==> flow/design.v <==
`timescale 1ns / 1ps
module STM32_programmer(
    input CLK,
    input [9:0] progData,
    input RST,
    input memWrite,
    input memRead1,
    input memRead2,
    input [31:0] addr2,
    input [31:0] din2,
    input [1:0] size,
    input sign,
    output logic prog_RST,
    output logic prog_memWrite,
    output logic prog_memRead1,
    output logic prog_memRead2,
    output logic [31:0] prog_addr2,
    output logic [31:0] prog_din2,
    output logic [1:0] prog_size,
    output logic prog_sign
    );
logic [7:0] data_in;
logic CS, ENA;
assign data_in = progData[7:0];
assign CS = progData[8];
assign ENA = progData[9];
logic INTERN_ADDR2_INC = 0;
logic INTERN_ADDR2_RST = 0;
logic [31:0] INTERN_ADDR2 = 0;
logic [3:0] S0, S1, S2, S3, S4, S5, S6, S7, NS;
logic [3:0] PS = 0;
assign S0 = 4'b0000;
assign S1 = 4'b0001;
assign S2 = 4'b0010;
assign S3 = 4'b0011;
assign S4 = 4'b0100;
assign S5 = 4'b0101;
assign S6 = 4'b0110;
assign S7 = 4'b0111;
always_ff @ (posedge CLK)
    begin
        PS = NS;
        if (INTERN_ADDR2_INC == 1)
            INTERN_ADDR2 += 1;
        else if (INTERN_ADDR2_RST == 1)
            INTERN_ADDR2 = 0;
    end
always_comb
    begin
        INTERN_ADDR2_INC = 0;
        INTERN_ADDR2_RST = 0;
        case(PS)
                S0:
                    begin
                            prog_RST        = RST;
                            prog_memWrite   = memWrite;
                            prog_memRead1   = memRead1;
                            prog_memRead2   = memRead2;
                            prog_addr2      = addr2;
                            prog_din2       = din2;
                            prog_size       = size;
                            prog_sign       = sign;
                            if (CS == 1)
                                NS = S1;
                            else
                                NS = S0;
                    end
                S1:
                    begin
                            prog_RST        = 0;
                            prog_memWrite   = 0;
                            prog_memRead1   = 0;
                            prog_memRead2   = 0;
                            prog_addr2      = INTERN_ADDR2;
                            prog_din2       = {24'h000000,data_in};
                            prog_size       = 0;
                            prog_sign       = 0;
                            if (ENA == 1)
                                NS = S2;
                            else
                                NS = S1;
                    end
                S2:
                    begin
                            prog_RST        = 0;
                            prog_memWrite   = 1;
                            prog_memRead1   = 0;
                            prog_memRead2   = 0;
                            prog_addr2      = INTERN_ADDR2;
                            prog_din2       = {24'h000000,data_in};
                            prog_size       = 0;
                            prog_sign       = 0;
                            if (ENA == 1)
                                NS = S2;
                            else
                                NS = S3;
                    end
                S3:
                    begin
                            prog_RST        = 0;
                            prog_memWrite   = 0;
                            prog_memRead1   = 0;
                            prog_memRead2   = 0;
                            prog_addr2      = INTERN_ADDR2;
                            prog_din2       = {24'h000000,data_in};
                            prog_size       = 0;
                            prog_sign       = 0;
                            INTERN_ADDR2_INC = 1;
                            NS = S4;
                    end
                S4:
                    begin
                            prog_RST        = 0;
                            prog_memWrite   = 0;
                            prog_memRead1   = 0;
                            prog_memRead2   = 0;
                            prog_addr2      = INTERN_ADDR2;
                            prog_din2       = {24'h000000,data_in};
                            prog_size       = 0;
                            prog_sign       = 0;
                            if ((CS == 1) && (ENA == 0))
                                NS = S4;
                            else if ((CS == 1) && (ENA == 1))
                                NS = S2;
                            else
                                NS = S5;
                    end
                S5:
                    begin
                            prog_RST        = 1;
                            prog_memWrite   = 0;
                            prog_memRead1   = 0;
                            prog_memRead2   = 0;
                            prog_addr2      = INTERN_ADDR2;
                            prog_din2       = {24'h000000,data_in};
                            prog_size       = 0;
                            prog_sign       = 0;
                            INTERN_ADDR2_RST = 1;
                            NS = S0;
                    end
                default:
                    begin
                            prog_RST        = RST;
                            prog_memWrite   = memWrite;
                            prog_memRead1   = memRead1;
                            prog_memRead2   = memRead2;
                            prog_addr2      = addr2;
                            prog_din2       = din2;
                            prog_size       = size;
                            prog_sign       = sign;
                            if (ENA == 1)
                                NS = S1;
                            else
                                NS = S0;
                    end
        endcase
    end
endmodule
* Tool chain data of STM32_programmer
The steps from the RTL of STM32_programmer to its reports follow in flow order.
Line numbers count from 1 in the design file above.
The mark n/a stands for no value.
- Top module :: STM32_programmer
- Clock input :: CLK
- Standard-cell library :: sky130hd
- Timing corner :: tt_025C_1v80

* Word level
Counts by Yosys on the flattened word-level netlist (proc, flatten, opt, wreduce; memories kept). Register bits leave out memories and registers merged into their read ports (data or address). Print and check cells are left out. Cells with the same type and inputs are merged into one.
- Elaborated cells :: 85
- Register bits :: 35
- Bits of input ports :: 82
- Multiplexer cells :: 72
- Bitwise operators :: 1
- Equal/unequal tests :: 5
- Add/sub/neg operators :: 1
- Reductions and logical operators :: 4
** Operators by type and width (count)
- 2-to-1 mux 32 bit :: 14
- 2-to-1 mux 1 bit :: 44
- adder 32 x 1 -> 32 bit with constant B :: 1
- 2-to-1 mux 3 bit :: 7
- 2-to-1 mux 2 bit :: 7
- equality test 3 x 2 -> 1 bit with constant B :: 2
- equality test 3 bit with constant B :: 2
- zero test 4 bit :: 1
- equality test 3 x 1 -> 1 bit with constant B :: 1
- logical AND 1 bit :: 2
- nonzero test 2 bit :: 1
- NOT 1 bit :: 1

* Logic depth
Yosys ltp: most cells in a row. Word level: on the elaborated netlist, between registers, memories and ports. Mapped: between sequential cells and ports; inverters and the memories' decode and read muxes count.
- Depth after elaboration :: 9
- ABC_AREA :: 0
- Mapped depth :: 6

* Mapped cells and area
Yosys stat after the flow's synthesis: flattened, memories mapped to cells. It holds for the ABC_AREA given above (unset counts as 0); a run with the other value may have another netlist.
The area totals of this step are shown rounded.
** Cell types (count)
- sky130_fd_sc_hd__edfxtp_1 :: 32
- sky130_fd_sc_hd__mux2_1 :: 36
- sky130_fd_sc_hd__nor2b_1 :: 31
- sky130_fd_sc_hd__a21oi_1 :: 20
- sky130_fd_sc_hd__xor2_1 :: 11
- sky130_fd_sc_hd__o31ai_1 :: 12
- sky130_fd_sc_hd__or4_1 :: 12
- sky130_fd_sc_hd__nand3_1 :: 14
- sky130_fd_sc_hd__dfxtp_1 :: 3
- sky130_fd_sc_hd__nand4_1 :: 9
- sky130_fd_sc_hd__nor2_1 :: 15
- sky130_fd_sc_hd__and3_1 :: 8
- sky130_fd_sc_hd__mux2_2 :: 4
- sky130_fd_sc_hd__nand2_1 :: 12
- sky130_fd_sc_hd__o21ai_0 :: 9
- sky130_fd_sc_hd__and4_1 :: 5
- sky130_fd_sc_hd__nand4_4 :: 2
- sky130_fd_sc_hd__buf_2 :: 7
Other cell types: 19; their cells: 41.
- Synthesis area :: 2800 um2
- Mapped cells :: 283
- Buffer cells :: 19
- Flip-flop cells :: 35

* Worst setup path after synthesis
Path of least setup slack by OpenSTA after synthesis, without wires, with an ideal clock, recovery checks aside; 20% of the period is set as input and as output delay. Where synthesis merged equal registers, the netlist keeps one of their names.
- Path type :: reg2reg
- Start :: reg PS[2]
- End :: reg INTERN_ADDR2[0]
- Clock period :: 2390 ps
- Time at the first pin :: 0 ps
- Path delay :: 1989 ps
- Slack :: 401 ps
- Arrival time :: 1597 ps
- Stages on the path :: 4
- Buffers on the path :: 1
- Period reached after synthesis :: 1989 ps
"path delay" = arrival - input delay + setup time.
"stages on the path" counts driving pins, that of a launching flip-flop among them; a cell with two outputs on the path counts twice.
"period reached after synthesis" is the clock period less the worst setup slack; recovery checks do not enter. This is arithmetic on one report: input and output delays are still those of the set period (20% each).
Between the ends stands the longest chain of elaborated cells between them, by number of cells; it is not shown to be the way that was timed. Of several equally long chains one is given.
Each line given opens the expression or statement behind the cell; cells for indexed reads and writes are added by Yosys, which also makes memories of some case tables.
Only ways into the end's enable, where the timed path ends, are counted here.
- Cells stage by stage :: sky130_fd_sc_hd__dfxtp_1 -> sky130_fd_sc_hd__buf_1 -> sky130_fd_sc_hd__xor2_1 -> sky130_fd_sc_hd__and2_1
- Cells in the longest elaborated chain :: 8
- Elaborated cells on any way between the ends :: 17
- Source lines of those cells :: 1
- Classes of those cells :: eq/ne (5); mux (10); reduce/logical (2)
** RTL lines, path post-synthesis
- start: declaration :: RTL line 31 : logic [3:0] PS = 0;
- start: assignment :: RTL line 42 : PS = NS;
- equality test 3 bit :: RTL line 52 : case(PS)
- 2-to-1 mux 1 bit (6 in a row) :: RTL line 52
- nonzero test 2 bit
- end: assignment :: RTL line 46 : INTERN_ADDR2 = 0;
- end: declaration :: RTL line 29 : logic [31:0] INTERN_ADDR2 = 0;

Subject: flow runs of STM32_programmer

Hi,

Top module STM32_programmer; platform sky130hd; tools Yosys and OpenROAD; 2 stored runs in no particular order. Input and output delays are each 20% of the period that was set; the output load is 0.01 pF.

* Run 1
** Files
==> flow/run.sh <==
#!/bin/bash
# the make line also repeats the synthesis and layout settings of config.mk as NAME=value (left out here)
make -C /OpenROAD-flow-scripts/flow DESIGN_CONFIG=/design/flow/config.mk WORK_HOME=/design/flow/orfs CLKGATE_MAP_FILE= finish
==> flow/config.mk <==
export PLATFORM = sky130hd
export DESIGN_NAME = STM32_programmer
export DESIGN_NICKNAME = STM32_programmer
export VERILOG_FILES = /design/flow/design.v
export SDC_FILE = /design/flow/constraint.sdc
export NUM_CORES = 4
export LEC_CHECK = 0
export CAP_MARGIN = 20
export CELL_PAD_IN_SITES_DETAIL_PLACEMENT = 1
export CORE_ASPECT_RATIO = 0.96
export CORE_MARGIN = 2
export CORE_UTILIZATION = 48
export CTS_CLUSTER_SIZE = 46
export GPL_TIMING_DRIVEN = 1
export HOLD_SLACK_MARGIN = 0.14
export PLACE_DENSITY_LB_ADDON = 0.29
export SLEW_MARGIN = 20
==> flow/constraint.sdc <==
create_clock -name core_clock -period 2.28 [get_ports {CLK}]
set_input_delay 0.4560 -clock core_clock [delete_from_list [all_inputs] [get_ports {CLK}]]
set_output_delay 0.4560 -clock core_clock [all_outputs]
set_load 0.01 [all_outputs]
** Results
Unfinished; error DPL-0033 in placement.

* Run 2
** Files
==> flow/run.sh <==
#!/bin/bash
# the make line also repeats the synthesis and layout settings of config.mk as NAME=value (left out here)
make -C /OpenROAD-flow-scripts/flow DESIGN_CONFIG=/design/flow/config.mk WORK_HOME=/design/flow/orfs CLKGATE_MAP_FILE= finish
==> flow/config.mk <==
export PLATFORM = sky130hd
export DESIGN_NAME = STM32_programmer
export DESIGN_NICKNAME = STM32_programmer
export VERILOG_FILES = /design/flow/design.v
export SDC_FILE = /design/flow/constraint.sdc
export NUM_CORES = 4
export LEC_CHECK = 0
export CAP_MARGIN = 20
export CELL_PAD_IN_SITES_DETAIL_PLACEMENT = 2
export CELL_PAD_IN_SITES_GLOBAL_PLACEMENT = 2
export CORE_MARGIN = 2
export CORE_UTILIZATION = 34
export CTS_CLUSTER_DIAMETER = 218
export CTS_CLUSTER_SIZE = 27
export GPL_ROUTABILITY_DRIVEN = 0
export GPL_TIMING_DRIVEN = 1
export MAX_ROUTING_LAYER = met5
export PLACE_DENSITY_LB_ADDON = 0.09
export SLEW_MARGIN = 30
==> flow/constraint.sdc <==
create_clock -name core_clock -period 2.61 [get_ports {CLK}]
set_input_delay 0.5220 -clock core_clock [delete_from_list [all_inputs] [get_ports {CLK}]]
set_output_delay 0.5220 -clock core_clock [all_outputs]
set_load 0.01 [all_outputs]
** Results
Unfinished; error DPL-0033 in clock tree synthesis.

Regards
